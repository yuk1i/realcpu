==> flow/design.v <==
`timescale 1ns / 1ps
module mmio_seg7(
    input sys_clk,
    input rst_n,
    input mmio_read,
    input mmio_write,
    input [31:0] mmio_addr,
    input [31:0] mmio_write_data,
    output mmio_work,
    output reg mmio_done,
    output reg [31:0] mmio_read_data,
    output [7:0] seg7_bits_pin, 
    output [7:0] seg7_led_pin,
    input bank_sys_clk
);
    wire [2:0] _addr = mmio_addr[4:2];
    assign mmio_work = mmio_addr[31:16] == 16'HFFFF && mmio_addr[15:5] == 11'b00000001_000 && (mmio_read || mmio_write);
    reg [7:0] seg7_regs [0:7];
    integer i;
    always @(posedge sys_clk) begin
        if (!rst_n) begin
            for (i=0;i<8;i=i+1) begin
                seg7_regs[i] <= 0;
            end
        end else begin
            for (i=0;i<8;i=i+1)
                seg7_regs[i] <= seg7_regs[i];
            if (mmio_work && mmio_write && !mmio_done)
                seg7_regs[_addr] <= mmio_write_data[7:0];
        end
    end
    always @(posedge sys_clk) begin
        if (!rst_n) begin
            mmio_done <= 0;
            mmio_read_data <= 0;
        end else begin
            if (mmio_done) begin
                mmio_done <= 0;
                mmio_read_data <= 0;
            end else if (mmio_work) begin
                mmio_done <= 1;
                mmio_read_data <= {31'b0, seg7_regs[_addr]};
            end else begin
                mmio_done <= mmio_done;
                mmio_read_data <= 0;
            end
        end
    end
    seg7 seg7_ins(
        .clk(sys_clk),
        .rst_n(rst_n),
        .numbers({seg7_regs[7],seg7_regs[6],seg7_regs[5],seg7_regs[4],seg7_regs[3],seg7_regs[2],seg7_regs[1],seg7_regs[0]}),
        .LED_BITS(seg7_bits_pin),
        .LED(seg7_led_pin)
    );
endmodule
`timescale 1ns / 1ps
module seg7 (
    input clk,
    input rst_n,
    input[63:0] numbers,
    output reg[7:0] LED_BITS,
    output reg[7:0] LED
);
    reg [2:0] LED_activating_counter;
    reg [13:0] cnt;
    always @(posedge clk) begin
        if (!rst_n) begin
            cnt <= 0;
        end else begin
            cnt <= cnt + 1;
        end
    end
    wire div_clk = cnt[13] == 1;
    reg  div_clk_d0;
    always @(posedge clk) div_clk_d0 <= div_clk;
    wire div_clk_posedge = div_clk && !div_clk_d0;
    always @(posedge clk) begin
        if(!rst_n) begin
            LED_activating_counter <= 0;
            LED_BITS <= 8'b0000_0001;
            LED <= 0;
        end else begin
            if (div_clk_posedge) begin
                LED_activating_counter = LED_activating_counter + 1;
                LED_BITS <= ~(1 << LED_activating_counter);
                LED <= ~numbers[LED_activating_counter*8+:8];        
            end else begin
                LED_activating_counter <= LED_activating_counter;
                LED_BITS <= LED_BITS;
                LED <= LED;
            end
        end
    end
endmodule
==> Step by step through the tools: mmio_seg7 <==
What the tools print for mmio_seg7, step after step.
Line numbers count from 1 in the design file above.
Operators: Yosys type, input widths -> output width; for muxes data width and select width s.
Cell names lack the library's common part.
{ "design": {"top": "mmio_seg7", "clock_port": "sys_clk", "lib": "sky130hd", "pvt_corner": "tt_025C_1v80"} }

==> Word-level counts <==
Yosys after proc, flatten, opt, wreduce and memory -nomap, before mapping. Enables and synchronous resets that opt folds into registers are not counted as muxes. Memory bits, and registers merged into a memory's read port (data or address), are not among the register bits. Print and check cells are not counted.
Yosys's memory passes give these memory sizes; they may raise the number of words (mostly to a power of two), join words into wider ones and drop unused or constant bits.
{ "op_classes": {"addsub": 2, "shifts": 2, "muxes": 19, "eq_ne": 2, "reduce_logical": 10, "bitwise": 6} }
{ "ops": {"columns": ["operator", "n"], "rows": [
  ["$mux 8", 11],
  ["$shiftx 64x7->8", 1],
  ["$eq 16x16->1 const B", 1],
  ["$not 8->8", 2],
  ["$mux 16", 1],
  ["$add 14x1->14 const B", 1],
  ["$eq 11x4->1 const B", 1],
  ["$shl 2x3->8 const A", 1],
  ["$mux 3", 2],
  ["$logic_and 1x1->1", 5],
  ["$mux 1", 5],
  ["$add 3x1->3 const B", 1],
  ["$reduce_or 3->1", 1],
  ["$or 1x1->1", 2],
  ["$not 1->1", 2],
  ["$logic_not 1->1", 2],
  ["$reduce_or 2->1", 1],
  ["$logic_or 1x1->1", 1]
]} }
{ "word_totals": {"ramBits": 64, "output_inout_bits": 50, "wordCells": 49, "reg_bits": 59, "memories": 1, "input_bits": 69} }
{ "mem_list": {"columns": ["name", "size", "word_bits", "line_no", "text"], "rows": [
  ["seg7_regs", 8, 8, 18, "reg [7:0] seg7_regs [0:7];"]
]} }

==> Depth <==
Yosys ltp: most cells in a row. Word level: on the elaborated netlist, between registers, memories and ports. Mapped: between sequential cells and ports; inverters and the memories' decode and read muxes count.
{ "depth": {"ltp_word": 7, "abc_area": 0, "mapped_depth": 8, "mapped_depth_nobuf": 5} }

==> Mapped cells and area <==
Source: synth_stat.txt of the flow (Yosys; design flattened, memories mapped). It holds for the ABC_AREA given above (unset counts as 0); a run with the other value may have another netlist.
{ "types": {"columns": ["cell", "n", "type_area_um2"], "rows": [
  ["edfxtp_1", 64, 1.92E+03],
  ["dfxtp_1", 43, 860.826],
  ["nor2_1", 89, 334.07],
  ["mux2i_1", 23, 230.221],
  ["mux4_1", 8, 210.202],
  ["buf_4", 27, 202.694],
  ["o21ai_0", 26, 130.125],
  ["a31oi_1", 18, 112.608],
  ["a22oi_1", 14, 105.101],
  ["mux4_2", 4, 90.086],
  ["mux2_2", 7, 78.826],
  ["ha_1", 6, 75.072],
  ["nand4_2", 6, 75.072],
  ["xnor2_1", 8, 70.067],
  ["nand2_1", 17, 63.811],
  ["or2_2", 8, 50.048],
  ["nand4_1", 7, 43.792],
  ["xor2_1", 5, 43.792]
]} }
Other cell types: 32; their cells: 92.
{ "synth_totals": {"sequential_area_um2": 2782.7, "ff_cells": 107, "synth_area_um2": 5290.1, "n_buf": 50, "cell_count": 472} }
By module: a second synthesis without flattening, with its own total; a netlist apart from the flattened one above.
{ "hier_totals": {"hier_cells": 510, "hier_area_um2": 5439.0} }
Each row is one instance without its submodules.
{ "modules": {"columns": ["module", "seq_area_um2", "mod_area_um2", "n_inst", "cells"], "rows": [
  ["mmio_seg7", 2102.0, 3562.2, 1, 285],
  ["seg7", 680.7, 1876.8, 1, 225]
]} }

==> Worst setup path after synthesis <==
Source: OpenSTA report_checks on the synthesized netlist (no wires, ideal clock, input and output delay 20% of the period each), path of least setup slack; recovery checks are left aside. Register names are those of the netlist, which keeps one name where synthesis merged equal registers.
{ "synth_path": {"kind": "input to register", "startpoint": "input port mmio_addr[3]", "endpoint": "memory seg7_regs[7][0]", "path_buffers": 3, "path_delay_ns": 1.924, "clock_period_ns": 3.08, "in_delay_ns": 0.616, "t_first_pin_ns": 0.616, "t_required_ns": 2.696, "setup_slack_ns": 0.540, "stages": 7, "arrival_ns": 2.156, "setup_time_ns": 0.384, "period_less_setup_slack_ns": 2.54} }
"path_delay_ns" is the arrival time less input delay plus setup time.
"stages" counts driving pins, that of a launching flip-flop among them; a cell with two outputs on the path counts twice.
"period_less_setup_slack_ns" = period - worst setup slack (recovery checks aside). The figure is calculated, with input and output delays left at 20% of the set period.
Between the ends stands the longest chain of elaborated cells between them, by number of cells; it is not shown to be the way that was timed. Of several equally long chains one is given.
A line is the first line of the expression or statement that the cell stems from. Yosys adds cells for indexed reads and writes and turns some case tables into memories.
{ "synth_via": {"cell_sequence": "buf_2 buf_4 buf_4 nand2_1 nor2_1 nand3_1 o21ai_0", "elab_chain_cells": 2, "cells_between": 2, "lines_between": 2, "classes_between": "mux: 2"} }
{ "synth_lines": {"columns": ["element", "line_no", "text"], "rows": [
  ["start: declaration", 7, "input [31:0] mmio_addr,"],
  ["$mux 3", 28, "if (mmio_work && mmio_write && !mmio_done)"],
  ["$mux 3", 21, "if (!rst_n) begin"],
  ["end: declaration", 18, "reg [7:0] seg7_regs [0:7];"]
]} }

==> Timing after layout <==
Path of least setup slack in the final report of run 1 (OpenROAD, finished layout, wires in). Where an end is a register, its clock arrival counts in the times.
{ "layout_path": {"kind": "input to output", "startpoint": "input port mmio_addr[28]", "endpoint": "output port mmio_work", "arrival_ns": 1.87, "in_delay_ns": 0.51, "t_first_pin_ns": 0.51, "out_delay_ns": 0.51, "path_buffers": 2, "setup_slack_ns": 0.18, "stages": 5, "t_required_ns": 2.05, "clock_period_ns": 2.56} }
Between the ends stands the longest chain of elaborated cells between them, by number of cells; it is not shown to be the way that was timed. Of several equally long chains one is given.
{ "layout_via": {"cell_sequence": "clkdlybuf4s50_1 nand4_1 nor4_4 and2_1 dlygate4sd2_1", "elab_chain_cells": 3, "cells_between": 3, "lines_between": 1, "classes_between": "eq/ne: 1; reduce/logical: 2"} }
{ "layout_lines": {"columns": ["element", "line_no", "text"], "rows": [
  ["start: declaration", 7, "input [31:0] mmio_addr,"],
  ["$eq 16x16->1", 17, "assign mmio_work = mmio_addr[31:16] == 16'HFFFF && mmio_addr[15:5] == 11'b00000001_000 && (mmio_read || mmio_w ..."],
  ["$logic_and 1x1->1 (2 in a row)", 17, null],
  ["end: declaration", 9, "output mmio_work,"]
]} }

FLOW RESULTS
============

Below are 2 stored runs of the flow (Yosys, OpenROAD; platform sky130hd) on mmio_seg7, each with its settings and what was measured, unordered. Constraints: input delay and output delay 20% of the set period each, output load 0.01 pF.
"worst_path_allowed_less_slack_ns" means the part of the period allowed to the worst setup path (the constraints hold back 20% at inputs and 20% at outputs) less its slack; where the path has registers, the arrival times of their clocks count too.
By "power_total_mw" is meant OpenSTA's value without simulated activity: inputs other than the clock are taken to toggle once in ten clock periods, and the tool carries that through the logic.
[
  {
    "run": "run 1",
    "settings": { "period_ns": 2.56, "SETUP_SLACK_MARGIN": 0.14, "CAP_MARGIN": 20, "CORE_MARGIN": 2, "CORE_UTILIZATION": 40, "SLEW_MARGIN": 20 },
    "results": { "final_setup_tns_ns": 0.000, "power_total_mw": 3.630, "ws_hold_ns": 0.380, "worst_path_allowed_less_slack_ns": 1.36, "worst_path_kind": "input to output", "worst_setup_slack_ns": 0.180, "post_route_stdcell_area_um2": 6562.5, "yosys_chip_area_um2": 5290.1, "die_footprint_um2": 14161.0 }
  },
  {
    "run": "run 2",
    "settings": { "period_ns": 2.36, "CORE_UTILIZATION": 57, "SETUP_SLACK_MARGIN": 0.52, "HOLD_SLACK_MARGIN": 0.01, "CELL_PAD_IN_SITES_DETAIL_PLACEMENT": 2, "TNS_END_PERCENT": 90, "GPL_ROUTABILITY_DRIVEN": 0, "CTS_CLUSTER_SIZE": 47, "MIN_ROUTING_LAYER": "met2", "MAX_ROUTING_LAYER": "met4", "CAP_MARGIN": 20, "CORE_MARGIN": 2, "SLEW_MARGIN": 20 },
    "outcome": "no final report: placement broke off with a tool error"
  }
]
