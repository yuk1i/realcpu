==> flow/design.v <==
`timescale 1ns / 1ps
module idecoder(
    input sys_clk,
    input rst_n,
    input [31:0] ins_i,
    input is_stalling,
    input reg_write_i,
    input [4:0] reg_write_id_i,
    input [31:0] reg_write_data_i,
    output [31:0] ext_immd,
    output is_link,
    output is_jump,         
    output is_branch,       
    output is_sync_ins,
    output [31:0] reg_read1,
    output [31:0] reg_read2,
    output mem_to_reg,   
    output mem_write,    
    output alu_src,      
    output reg_write,    
    output [4:0] reg_dst_id,
    output insert_bubble,
    input id_ex_mem_read,
    input [4:0] id_ex_reg_dst_id
);
    wire [5:0] opcode = ins_i[31:26];        
    wire [4:0] shift_amt = ins_i[10:6];      
    wire [5:0] func = ins_i[5:0];            
    wire R_op = opcode == 6'b0;
    wire J_op = opcode == 6'h2 || opcode == 6'h3;
    wire I_op = !(R_op || J_op);
    wire [4:0] _real_rt_id = ins_i[20:16];
    assign is_jump = opcode[5:1] == 5'b00001 || (R_op && func[5:1]==5'b00100);
    wire is_regimm_op = opcode == 6'b000001;
    wire special_link = is_regimm_op && (_real_rt_id[4:1] == 4'b1000);                       
    wire special_branch = is_regimm_op && (_real_rt_id == 5'b10001 || _real_rt_id == 5'b00001);    
    assign is_link = opcode == 6'h3 || (R_op && func==6'b001001) || special_link;        
    assign is_branch = opcode[5:2] == 4'b0001 || special_branch;
    wire [4:0] rs_id = ins_i[25:21];         
    wire [4:0] rt_id = (opcode == 6'h3 || special_link) ? 5'b11111 : _real_rt_id;  
    wire [4:0] rd_id = ins_i[15:11];         
    assign is_sync_ins = R_op && func == 6'b001111;
    wire is_special3_bshfl = opcode == 6'b011111 && func == 6'b100000;
    wire reg_dst = R_op || is_special3_bshfl;
    assign reg_dst_id = reg_dst ? rd_id : rt_id;
    assign alu_src = I_op & opcode[5:2] != 4'b0001;
    wire zero_ext = opcode[5:2]==4'b0011;
    assign ext_immd = zero_ext ? {16'b0, ins_i[15:0]} : {{16{ins_i[15]}}, ins_i[15:0]};
    assign mem_to_reg = opcode[5:3]==3'b100;  
    assign mem_write = opcode[5:2]==4'b1010 || opcode==6'b101110 || opcode[5:3]==3'b111;
    reg _reg_write_r;
    reg _reg_write_i;
    always @* begin
        casez(func)
            6'b000zzz : _reg_write_r = 1;    
            6'b0010zz : _reg_write_r = 1;    
            6'b0110zz : _reg_write_r = 1;    
            6'b10zzzz : _reg_write_r = 1;    
            6'b1101z1 : _reg_write_r = 1;    
            default   : _reg_write_r = 0;
        endcase
        casez(opcode)
            6'b000011 : _reg_write_i = 1;    
            6'b001zzz : _reg_write_i = 1;    
            6'b100zzz : _reg_write_i = 1;    
            6'b011111 : _reg_write_i = 1;    
            default   : _reg_write_i = 0;
        endcase
    end
    assign reg_write = (R_op && _reg_write_r) || _reg_write_i || special_link;
    reg [31:0] register [0:31];
    wire fwd_rs      = reg_write_i && reg_write_id_i != 5'b0 && reg_write_id_i == rs_id; 
    wire fwd_rt      = reg_write_i && reg_write_id_i != 5'b0 && reg_write_id_i == rt_id; 
    assign reg_read1 = fwd_rs ? reg_write_data_i : register[rs_id];
    assign reg_read2 = fwd_rt ? reg_write_data_i : register[rt_id];
    integer i;
    always @(posedge sys_clk) begin
        if (!rst_n) begin
            for (i = 0; i<32; i=i+1) begin
                register[i] <= 32'h0;
            end 
        end else begin
            register[0] <= 32'b0;
            for (i = 1; i<32; i=i+1) begin
                if (reg_write_i && i==reg_write_id_i && !is_stalling)
                    register[i] <= reg_write_data_i;
                else
                    register[i] <= register[i];
            end
        end
    end
    assign insert_bubble = id_ex_mem_read && id_ex_reg_dst_id != 5'b0 
            && (id_ex_reg_dst_id == rs_id || id_ex_reg_dst_id == rt_id)
            && !(mem_write && rt_id == id_ex_reg_dst_id);
endmodule
Reports on idecoder
The steps from the RTL of idecoder to its reports follow in flow order.
Line numbers count from 1 in the design file above.
Operators carry their Yosys type and port widths (W data, S select, Z words).
Library cell names are shortened.
Not given: -

set-up
  top = idecoder
  clock = sys_clk
  cell library = sky130hd
  corner = tt_025C_1v80

Word level
Counts by Yosys on the flattened word-level netlist (proc, flatten, opt, wreduce). Print and check cells are left out.

bit counts
  register bits after elaboration = 992

operators by class
  eq/ne operators = 122
  bitwise logic cells = 1
  reduce/logical cells = 101
  muxes and demuxes = 9

operators by type and width
  operator              count
  $pmux W32 S32         2
  $eq A5 B5 Y1 const B  34
  $mux W32              3
  $eq A5 B4 Y1 const B  16
  $eq A5 B5 Y1 const A  16
  $logic_and A1 B1 Y1   76
  $eq A5 B3 Y1 const B  9
  $eq A4 B5 Y1 const A  8
  $eq A5 B5 Y1          5
  $eq A3 B5 Y1 const A  4
  $eq A5 B1 Y1 const B  4
  $eq A5 B2 Y1 const B  4
  $logic_or A1 B1 Y1    14
  $eq A6 B2 Y1 const B  2
  $eq A6 B4 Y1 const B  2
  $eq A6 B6 Y1 const B  2
  $eq A2 B5 Y1 const A  2
  $logic_not A5 Y1      2
  $reduce_bool A5 Y1    2
  $mux W5               2
  $eq A4 B2 Y1 const B  2
  $eq A4 B4 Y1 const B  2
  $eq A3 B3 Y1 const B  2
  $eq A6 B1 Y1 const B  1
  $eq A6 B5 Y1 const B  1
  $logic_not A6 Y1      1
  $eq A1 B5 Y1 const A  1
  $reduce_or A5 Y1      1

Not listed: further kinds 10, cells in them 13.

Depth
Depth = most cells in a row (Yosys ltp): at word level without a register or memory, in the mapped netlist without a sequential cell, where the memories' decode and read muxes count.

logic depth
  depth after elaboration = 8
  ABC_AREA = 1
  depth in mapped cells = 18
  mapped depth without buffers = 17

Synthesis result
Yosys stat after the flow's synthesis: flattened, memories mapped to cells. It holds for the ABC_AREA given above (unset counts as 0); a run with the other value may have another netlist.
The area totals of this step are shown rounded.

mapped netlist
  chip area (Yosys) = 52600 um^2
  mapped cells = 8284
  flip-flops = 992
  area of sequential cells = 19900 um^2

cells by type
  cell type  count  area in all (um^2)
  dfxtp_1    992    1.99E+04
  nor2_1     2026   7.6E+03
  nand2_1    1539   5776.79
  o21ai_0    1004   5.02E+03
  nand4_1    537    3.36E+03
  nand3_1    469    2.35E+03
  clkbuf_1   441    1.66E+03
  inv_1      313    1.17E+03
  a21oi_1    231    1.16E+03
  buf_2      196    980.941
  buf_4      61     457.939
  o22ai_1    72     450.432
  a22o_1     44     385.37
  o2111ai_1  38     332.819
  nor3_1     45     225.216
  nor4_1     34     212.704
  o21ai_1    40     200.192
  buf_1      46     172.666

Other cell types: 32; their cells: 156.

Path before layout
Path of least setup slack by OpenSTA after synthesis, without wires, with an ideal clock, recovery checks aside; 20% of the period is set as input and as output delay. Where synthesis merged equal registers, the netlist keeps one of their names.

path post-synthesis
  path kind = input to output
  start = in ins_i[31]
  end = out insert_bubble
  external output delay = 676 ps
  path slack = 466 ps
  delay of the path = 1562 ps
  stages = 15
  period = 3380 ps
  data arrival time = 2238 ps
  input delay = 676 ps
  data required time = 2704 ps
  period reached after synthesis = 2914 ps

"delay of the path" is the arrival time less input delay plus setup time.
At an output port there is no setup time.
"stages": output pins that drive a net of the path, with the launching flip-flop's if there is one; two outputs of one cell count as two.
"period reached after synthesis" is the clock period less the worst setup slack; recovery checks do not enter. This is arithmetic on one report: input and output delays are still those of the set period (20% each).
The rows between start and end are the longest chain of elaborated cells between them; the timing report does not say that the signal goes this way. Where chains are equally long, one stands for them.
Each line given opens the expression or statement behind the cell; cells for indexed reads and writes are added by Yosys, which also makes memories of some case tables.

between the ends, post-synthesis
  cell sequence = nor2_2 -> nand2_1 -> nor2_4 -> nand2_8 -> nand2_4 -> inv_4 -> buf_6 -> buf_2 -> nand2_1 -> o21ai_1 -> nor2_1 -> nand4_1 -> nand2_1 -> nand2_1 -> nor2_1
  length of the longest elaborated chain = 8

ends and longest elaborated chain, post-synthesis
  item                    RTL line  RTL
  start, declared         5         input [31:0] ins_i,
  $eq A6 B1 Y1            34        wire is_regimm_op = opcode == 6'b000001;
  $logic_and A1 B1 Y1     35        wire special_link = is_regimm_op && (_real_rt_id[4:1] == 4'b1000);
  $logic_or A1 B1 Y1      40        wire [4:0] rt_id = (opcode == 6'h3 || special_link) ? 5'b11111 : _real_rt_id;
  $mux W5                 40
  $eq A5 B5 Y1            93        && (id_ex_reg_dst_id == rs_id || id_ex_reg_dst_id == rt_id)
  $logic_or A1 B1 Y1      93
  $logic_and A1 B1 Y1 x2  92        assign insert_bubble = id_ex_mem_read && id_ex_reg_dst_id != 5'b0
  end, declared           22        output insert_bubble,

Path in the finished layout
From the final timing report of flow run A: the path of least setup slack in the routed layout; clock arrival at registers is part of the times.
The report prints the path's times to 10 ps; the period is as set.

path post-layout
  path kind = input to output
  start = in ins_i[23]
  end = out reg_read1[7]
  data arrival time = 3490 ps
  period = 4360 ps
  data required time = 3490 ps
  path slack = 0 ps
  input delay = 870 ps
  external output delay = 870 ps
  stages = 15

The rows between start and end are the longest chain of elaborated cells between them; the timing report does not say that the signal goes this way. Where chains are equally long, one stands for them.

between the ends, post-layout
  cell sequence = dlygate4sd2_1 -> buf_6 -> nor2_2 -> buf_6 -> nand3_1 -> clkinv_2 -> buf_4 -> buf_4 -> nand2_1 -> o211ai_1 -> nor4_4 -> nand3_2 -> nand2_2 -> nand2_1 -> clkdlybuf4s15_1
  length of the longest elaborated chain = 3

ends and longest elaborated chain, post-layout
  item             RTL line  RTL
  start, declared  5         input [31:0] ins_i,
  $eq A5 B5 Y1     74        assign reg_read1 = fwd_rs ? reg_write_data_i : register[rs_id];
  $pmux W32 S32    74
  $mux W32         74
  end, declared    15        output [31:0] reg_read1,

Hand-over note for idecoder

Design idecoder on sky130hd. What follows are 2 stored runs of the flow, each under its own settings; their order means nothing. The constraints put input and output delay at 20% of the set period each and load the outputs with 0.01 pF.
"period achieved" means the clock period less the worst setup slack. The figure is calculated, with input and output delays left at 20% of the set period.
"worst setup path time" = time allowed to the worst setup path (clock period - input delay - output delay, where it has them) - its slack; a late launch clock adds to it, a late capture clock takes from it.
By "total power of the final layout" is meant OpenSTA's value without simulated activity: inputs other than the clock are taken to toggle once in ten clock periods, and the tool carries that through the logic.
"worst setup path time" is given in steps of 10 ps.
The results are shown rounded.
A setting shown as . is not set for that run.
Results: . = not shown.

setting or result                        flow run A       flow run B
period_ns                                4.36             3.04
CORE_UTILIZATION                         40               38
PLACE_DENSITY_LB_ADDON                   0.23             0.12
CORE_ASPECT_RATIO                        1.9              .
CELL_PAD_IN_SITES_DETAIL_PLACEMENT       0                2
ABC_AREA                                 1                .
CTS_CLUSTER_SIZE                         68               .
MAX_ROUTING_LAYER                        met4             met5
CAP_MARGIN                               20               35
CORE_MARGIN                              2                2
SLEW_MARGIN                              20               20
SETUP_SLACK_MARGIN                       .                0.12
TNS_END_PERCENT                          .                80
synthesis area (um^2)                    52600            .
total power of the final layout (uW)     21100            .
die area (um^2)                          134000           .
period achieved (ps)                     4365             .
total negative slack (ps)                -5               .
standard-cell area after routing (um^2)  70100            .
worst slack on setup checks (ps)         -5               .
worst setup path time (ps)               2620             .
worst setup path kind                    input to output  .
final utilization (%)                    53.6             .
worst-case hold slack (ps)               474              .

Flow run B: did not finish, clock tree synthesis stopped with DPL-0033

End of note.
