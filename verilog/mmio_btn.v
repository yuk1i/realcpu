==> flow/design.v <==
`timescale 1ns/1ps
module debounce  (
    input sys_clk,
    input rst_n,
    input can_count,
    input btn_input,
    output reg status
);
    parameter COUNT_DOWN = 16'd40000;
    reg [15:0] counter;
    always @(posedge sys_clk) begin
        if (!rst_n) begin
            counter <= 16'b0;
            status <= 0;
        end else begin
            if (!can_count) begin
                counter <= counter;
                status <= status;
            end else begin
                case ({status, btn_input})
                    2'b00   : begin
                        counter <= 16'b0;
                        status <= status;
                    end
                    2'b01   : begin
                        if (counter == COUNT_DOWN) begin
                            status <= 1;
                            counter <= 16'b0;
                        end else 
                            counter <= counter + 1;
                    end
                    2'b10 : begin
                        if (counter == COUNT_DOWN) begin
                            status <= 0;
                            counter <= 16'b0;
                        end else 
                            counter <= counter + 1;
                    end
                    2'b11 : begin
                        counter <= 16'b0;
                        status <= status;
                    end 
                endcase
            end
        end
    end
endmodule
`timescale 1ns / 1ps
module mmio_btn(
    input sys_clk,
    input rst_n,
    input mmio_read,
    input mmio_write,
    input [31:0] mmio_addr,
    input [31:0] mmio_write_data,
    output mmio_work,
    output reg mmio_done,
    output reg [31:0] mmio_read_data,
    input  [4:0]    button_pins,
    output [3:0]    keypad_scan_pins,
    input  [3:0]    keypad_detect_pins
);
    wire [4:0] _addr = mmio_addr[6:2];
    assign mmio_work = mmio_addr[31:16] == 16'HFFFF && mmio_addr[15:7] == 9'b000000100;
    wire [31:0] button_status;
    always @(posedge sys_clk) begin
        if (!rst_n) begin
            mmio_done <= 0;
            mmio_read_data <= 0;
        end else begin
            if (mmio_done) begin
                mmio_done <= 0;
                mmio_read_data <= 0;
            end else if (mmio_write) begin
                mmio_done <= 1;  
                mmio_read_data <= 0;
            end else if(mmio_read) begin
                mmio_done <= 1;
                mmio_read_data <= {31'b0, button_status[_addr]};
            end else begin
                mmio_done <= mmio_done;
                mmio_read_data <= 0;
            end
        end
    end
    debounce d0(
        .sys_clk(sys_clk),
        .rst_n(rst_n),
        .can_count(1),
        .btn_input(button_pins[0]),
        .status(button_status[0])
    );
    debounce d1(
        .sys_clk(sys_clk),
        .rst_n(rst_n),
        .can_count(1),
        .btn_input(button_pins[1]),
        .status(button_status[1])
    );
    debounce d2(
        .sys_clk(sys_clk),
        .rst_n(rst_n),
        .can_count(1),
        .btn_input(button_pins[2]),
        .status(button_status[2])
    );
    debounce d3(
        .sys_clk(sys_clk),
        .rst_n(rst_n),
        .can_count(1),
        .btn_input(button_pins[3]),
        .status(button_status[3])
    );
    debounce d4(
        .sys_clk(sys_clk),
        .rst_n(rst_n),
        .can_count(1),
        .btn_input(button_pins[4]),
        .status(button_status[4])
    );
    wire [15:0] keypad;
    assign button_status[31:16] = keypad;
    assign button_status[15:5]  = 11'b0;
    reg [3:0]   keypad_scan;         
    wire [3:0]  keypad_detect;       
    assign      keypad_scan_pins = ~keypad_scan;
    assign      keypad_detect    = ~keypad_detect_pins;
    always @(posedge sys_clk) begin
        if (!rst_n) begin
            keypad_scan <= 4'b0001;
        end else begin
            keypad_scan <= {keypad_scan[2:0], keypad_scan[3]};
        end
    end
    wire key_scan_row0 = keypad_scan[0];
    debounce key1(
        .sys_clk(sys_clk),
        .rst_n(rst_n),
        .can_count(key_scan_row0),
        .btn_input(keypad_detect[0]),
        .status(keypad[1])
    );
    debounce key2(
        .sys_clk(sys_clk),
        .rst_n(rst_n),
        .can_count(key_scan_row0),
        .btn_input(keypad_detect[1]),
        .status(keypad[2])
    );
    debounce key3(
        .sys_clk(sys_clk),
        .rst_n(rst_n),
        .can_count(key_scan_row0),
        .btn_input(keypad_detect[2]),
        .status(keypad[3])
    );
    debounce keyA(
        .sys_clk(sys_clk),
        .rst_n(rst_n),
        .can_count(key_scan_row0),
        .btn_input(keypad_detect[3]),
        .status(keypad[10])
    );
    wire key_scan_row1 = keypad_scan[1];
    debounce key4(
        .sys_clk(sys_clk),
        .rst_n(rst_n),
        .can_count(key_scan_row1),
        .btn_input(keypad_detect[0]),
        .status(keypad[4])
    );
    debounce key5(
        .sys_clk(sys_clk),
        .rst_n(rst_n),
        .can_count(key_scan_row1),
        .btn_input(keypad_detect[1]),
        .status(keypad[5])
    );
    debounce key6(
        .sys_clk(sys_clk),
        .rst_n(rst_n),
        .can_count(key_scan_row1),
        .btn_input(keypad_detect[2]),
        .status(keypad[6])
    );
    debounce keyB(
        .sys_clk(sys_clk),
        .rst_n(rst_n),
        .can_count(key_scan_row1),
        .btn_input(keypad_detect[3]),
        .status(keypad[11])
    );
    wire key_scan_row2 = keypad_scan[2];
    debounce key7(
        .sys_clk(sys_clk),
        .rst_n(rst_n),
        .can_count(key_scan_row2),
        .btn_input(keypad_detect[0]),
        .status(keypad[7])
    );
    debounce key8(
        .sys_clk(sys_clk),
        .rst_n(rst_n),
        .can_count(key_scan_row2),
        .btn_input(keypad_detect[1]),
        .status(keypad[8])
    );
    debounce key9(
        .sys_clk(sys_clk),
        .rst_n(rst_n),
        .can_count(key_scan_row2),
        .btn_input(keypad_detect[2]),
        .status(keypad[9])
    );
    debounce keyC(
        .sys_clk(sys_clk),
        .rst_n(rst_n),
        .can_count(key_scan_row2),
        .btn_input(keypad_detect[3]),
        .status(keypad[12])
    );
    wire key_scan_row3 = keypad_scan[3];
    debounce keyE(
        .sys_clk(sys_clk),
        .rst_n(rst_n),
        .can_count(key_scan_row3),
        .btn_input(keypad_detect[0]),
        .status(keypad[14])
    );
    debounce key0(
        .sys_clk(sys_clk),
        .rst_n(rst_n),
        .can_count(key_scan_row3),
        .btn_input(keypad_detect[1]),
        .status(keypad[0])
    );
    debounce keyF(
        .sys_clk(sys_clk),
        .rst_n(rst_n),
        .can_count(key_scan_row3),
        .btn_input(keypad_detect[2]),
        .status(keypad[15])
    );
    debounce keyD(
        .sys_clk(sys_clk),
        .rst_n(rst_n),
        .can_count(key_scan_row3),
        .btn_input(keypad_detect[3]),
        .status(keypad[13])
    );
endmodule
Step by step through the tools: mmio_btn
What the tools print for mmio_btn, step after step.
Lines are those of the file above, counted from 1.
Operators: Yosys type, input widths -> output width; for muxes data width and select width s.
Library cell names are shortened.
{ "design": {"top_module": "mmio_btn", "clock": "sys_clk", "lib": "sky130hd", "corner": "tt_025C_1v80"} }

Word-level counts
Yosys after proc, flatten, opt, wreduce and memory -nomap, before mapping. Memory bits, and registers merged into a memory's read port (data or address), are not among the register bits. Print and check cells are not counted.
{ "classes": {"bitwise": 4, "shift": 1, "n_eq": 128, "n_mux": 107, "addsub": 21, "reduce_and_logical": 109} }
{ "op_table": {"columns": ["operator", "n"], "rows": [
  ["$pmux 16 s2", 21],
  ["$eq 16x16->1 const B", 22],
  ["$add 16x1->16 const B", 21],
  ["$mux 16", 21],
  ["$reduce_or 2->1", 43],
  ["$ne 2x1->1 const B", 42],
  ["$eq 2x2->1 const B", 42],
  ["$reduce_and 4->1", 16],
  ["$mux 1", 44],
  ["$eq 2x1->1 const B", 21],
  ["$logic_not 2->1", 21],
  ["$reduce_bool 2->1", 21],
  ["$pmux 1 s2", 21],
  ["$shiftx 32x5->1", 1],
  ["$reduce_and 3->1", 5],
  ["$eq 9x3->1 const B", 1],
  ["$not 4->4", 2],
  ["$reduce_or 4->1", 1],
  ["$reduce_or 3->1", 1],
  ["$not 1->1", 2],
  ["$logic_and 1x1->1", 1]
]} }
{ "bits": {"wordCells": 416, "regBits": 394, "out_inout_bits": 38} }

Longest topological paths
Longest topological path by Yosys (ltp), each cell counted once; first at word level (registers and memories cut), then after technology mapping (sequential cells cut; the memories' decode and read muxes count).
{ "logic_depth": {"ltp_word": 4, "ABC_AREA": 1, "ltp_mapped": 11, "ltp_nobuf": 11} }

Mapped cells and area
Yosys stat after the flow's synthesis: flattened, memories mapped to cells. It holds for the ABC_AREA given above (unset counts as 0); a run with the other value may have another netlist.
{ "by_type": {"columns": ["cell", "n"], "rows": [
  ["dfxtp_1", 363],
  ["nand2_1", 1008],
  ["inv_1", 434],
  ["nor2_1", 383],
  ["a21oi_1", 272],
  ["ha_1", 94],
  ["nand3_1", 207],
  ["o21ai_0", 165],
  ["nand4_1", 75],
  ["xor2_1", 49],
  ["buf_4", 39],
  ["nor3_1", 54],
  ["nor2_2", 33],
  ["clkbuf_1", 31],
  ["buf_2", 21],
  ["nor3_2", 10],
  ["o21bai_1", 13],
  ["buf_6", 8]
]} }
Not listed: further types 30, cells in them 133.
{ "mapped": {"cells": 3392, "seq_area_mm2": 0.007267, "ffs": 363, "buffers": 109, "yosys_area_mm2": 0.0215882} }

Worst setup path after synthesis
Path of least setup slack by OpenSTA after synthesis, without wires, with an ideal clock, recovery checks aside; 20% of the period is set as input and as output delay. Where synthesis merged equal registers, the netlist keeps one of their names.
{ "synth_timing": {"path_kind": "input to output", "from": "input port mmio_addr[10]", "to": "output port mmio_work", "stages": 3, "slack_ns": 1.878, "t_arrival_ns": 1.298, "delay_ns": 0.504, "n_path_buf": 0, "period_ns": 3.97, "output_delay_ns": 0.794, "synth_period_reached_ns": 2.092} }
"delay_ns" is the arrival time less input delay plus setup time.
At an output port there is no setup time.
"stages": output pins that drive a net of the path, with the launching flip-flop's if there is one; two outputs of one cell count as two.
"synth_period_reached_ns" = period - worst setup slack (recovery checks aside). The figure is calculated, with input and output delays left at 20% of the set period.
The rows between start and end are the longest chain of elaborated cells between them; the timing report does not say that the signal goes this way. Where chains are equally long, one stands for them.
Each line given opens the expression or statement behind the cell; cells for indexed reads and writes are added by Yosys, which also makes memories of some case tables.
{ "synth_via": {"cell_sequence": "nor4_1 > nand3_1 > nor2_1", "elab_chain_len": 2} }
{ "synth_lines": {"columns": ["item", "line", "rtl"], "rows": [
  ["start: declaration", 54, "input [31:0] mmio_addr,"],
  ["$eq 9x3->1", 64, "assign mmio_work = mmio_addr[31:16] == 16'HFFFF && mmio_addr[15:7] == 9'b000000100;"],
  ["$logic_and 1x1->1", 64, null],
  ["end: declaration", 56, "output mmio_work,"]
]} }

Path in the finished layout
From the final timing report of flow run 1: the path of least setup slack in the routed layout; clock arrival at registers is part of the times.
{ "layout_timing": {"path_kind": "input to output", "from": "input port mmio_addr[9]", "to": "output port mmio_work", "period_ns": 2.62, "output_delay_ns": 0.52, "slack_ns": 0.11, "n_path_buf": 2, "t_arrival_ns": 1.98, "stages": 6} }
The rows between start and end are the longest chain of elaborated cells between them; the timing report does not say that the signal goes this way. Where chains are equally long, one stands for them.
{ "layout_via": {"cell_sequence": "clkdlybuf4s50_1 > inv_1 > nor4_2 > nand3_1 > nor2_1 > clkdlybuf4s50_1", "elab_chain_len": 2} }
{ "layout_lines": {"columns": ["item", "line", "rtl"], "rows": [
  ["start: declaration", 54, "input [31:0] mmio_addr,"],
  ["$eq 9x3->1", 64, "assign mmio_work = mmio_addr[31:16] == 16'HFFFF && mmio_addr[15:7] == 9'b000000100;"],
  ["$logic_and 1x1->1", 64, null],
  ["end: declaration", 56, "output mmio_work,"]
]} }

## Implementation results

Measured data: module mmio_btn, platform sky130hd, 2 stored runs of the flow under differing settings, order arbitrary. Input and output delays are each 20% of the period that was set; the output load is 0.01 pF.
By "power consumption" is meant OpenSTA's value without simulated activity: inputs other than the clock are taken to toggle once in ten clock periods, and the tool carries that through the logic.

==> flow run 1: settings <==
{ "period_ns": 2.62, "CORE_UTILIZATION": 56, "PLACE_DENSITY_LB_ADDON": 0.25, "CORE_MARGIN": 9, "CELL_PAD_IN_SITES_GLOBAL_PLACEMENT": 0, "TNS_END_PERCENT": 100, "ABC_AREA": 1, "GPL_TIMING_DRIVEN": 0, "GPL_ROUTABILITY_DRIVEN": 1, "SLEW_MARGIN": 20, "MIN_ROUTING_LAYER": "met1", "MAX_ROUTING_LAYER": "met5", "CAP_MARGIN": 20 }
==> flow run 1: results <==
synthesis area: 0.0215882 mm^2
total die area: 0.0459416 mm^2
standard-cell area after layout: 0.0241044 mm^2
worst setup slack after layout: 0.112 ns
power consumption: 0.012095 W

==> flow run 2: settings <==
{ "period_ns": 2.67, "CORE_UTILIZATION": 49, "SETUP_SLACK_MARGIN": 0.59, "PLACE_DENSITY": 0.67, "CORE_ASPECT_RATIO": 1.13, "CELL_PAD_IN_SITES_GLOBAL_PLACEMENT": 2, "TNS_END_PERCENT": 20, "ABC_AREA": 0, "MAX_ROUTING_LAYER": "met5", "CAP_MARGIN": 20, "CORE_MARGIN": 2, "SLEW_MARGIN": 20 }
==> flow run 2: results <==
synthesis area: 0.0191008 mm^2
total die area: 0.0405785 mm^2
standard-cell area after layout: 0.0218722 mm^2
worst setup slack after layout: 0.470 ns
power consumption: 0.011872 W
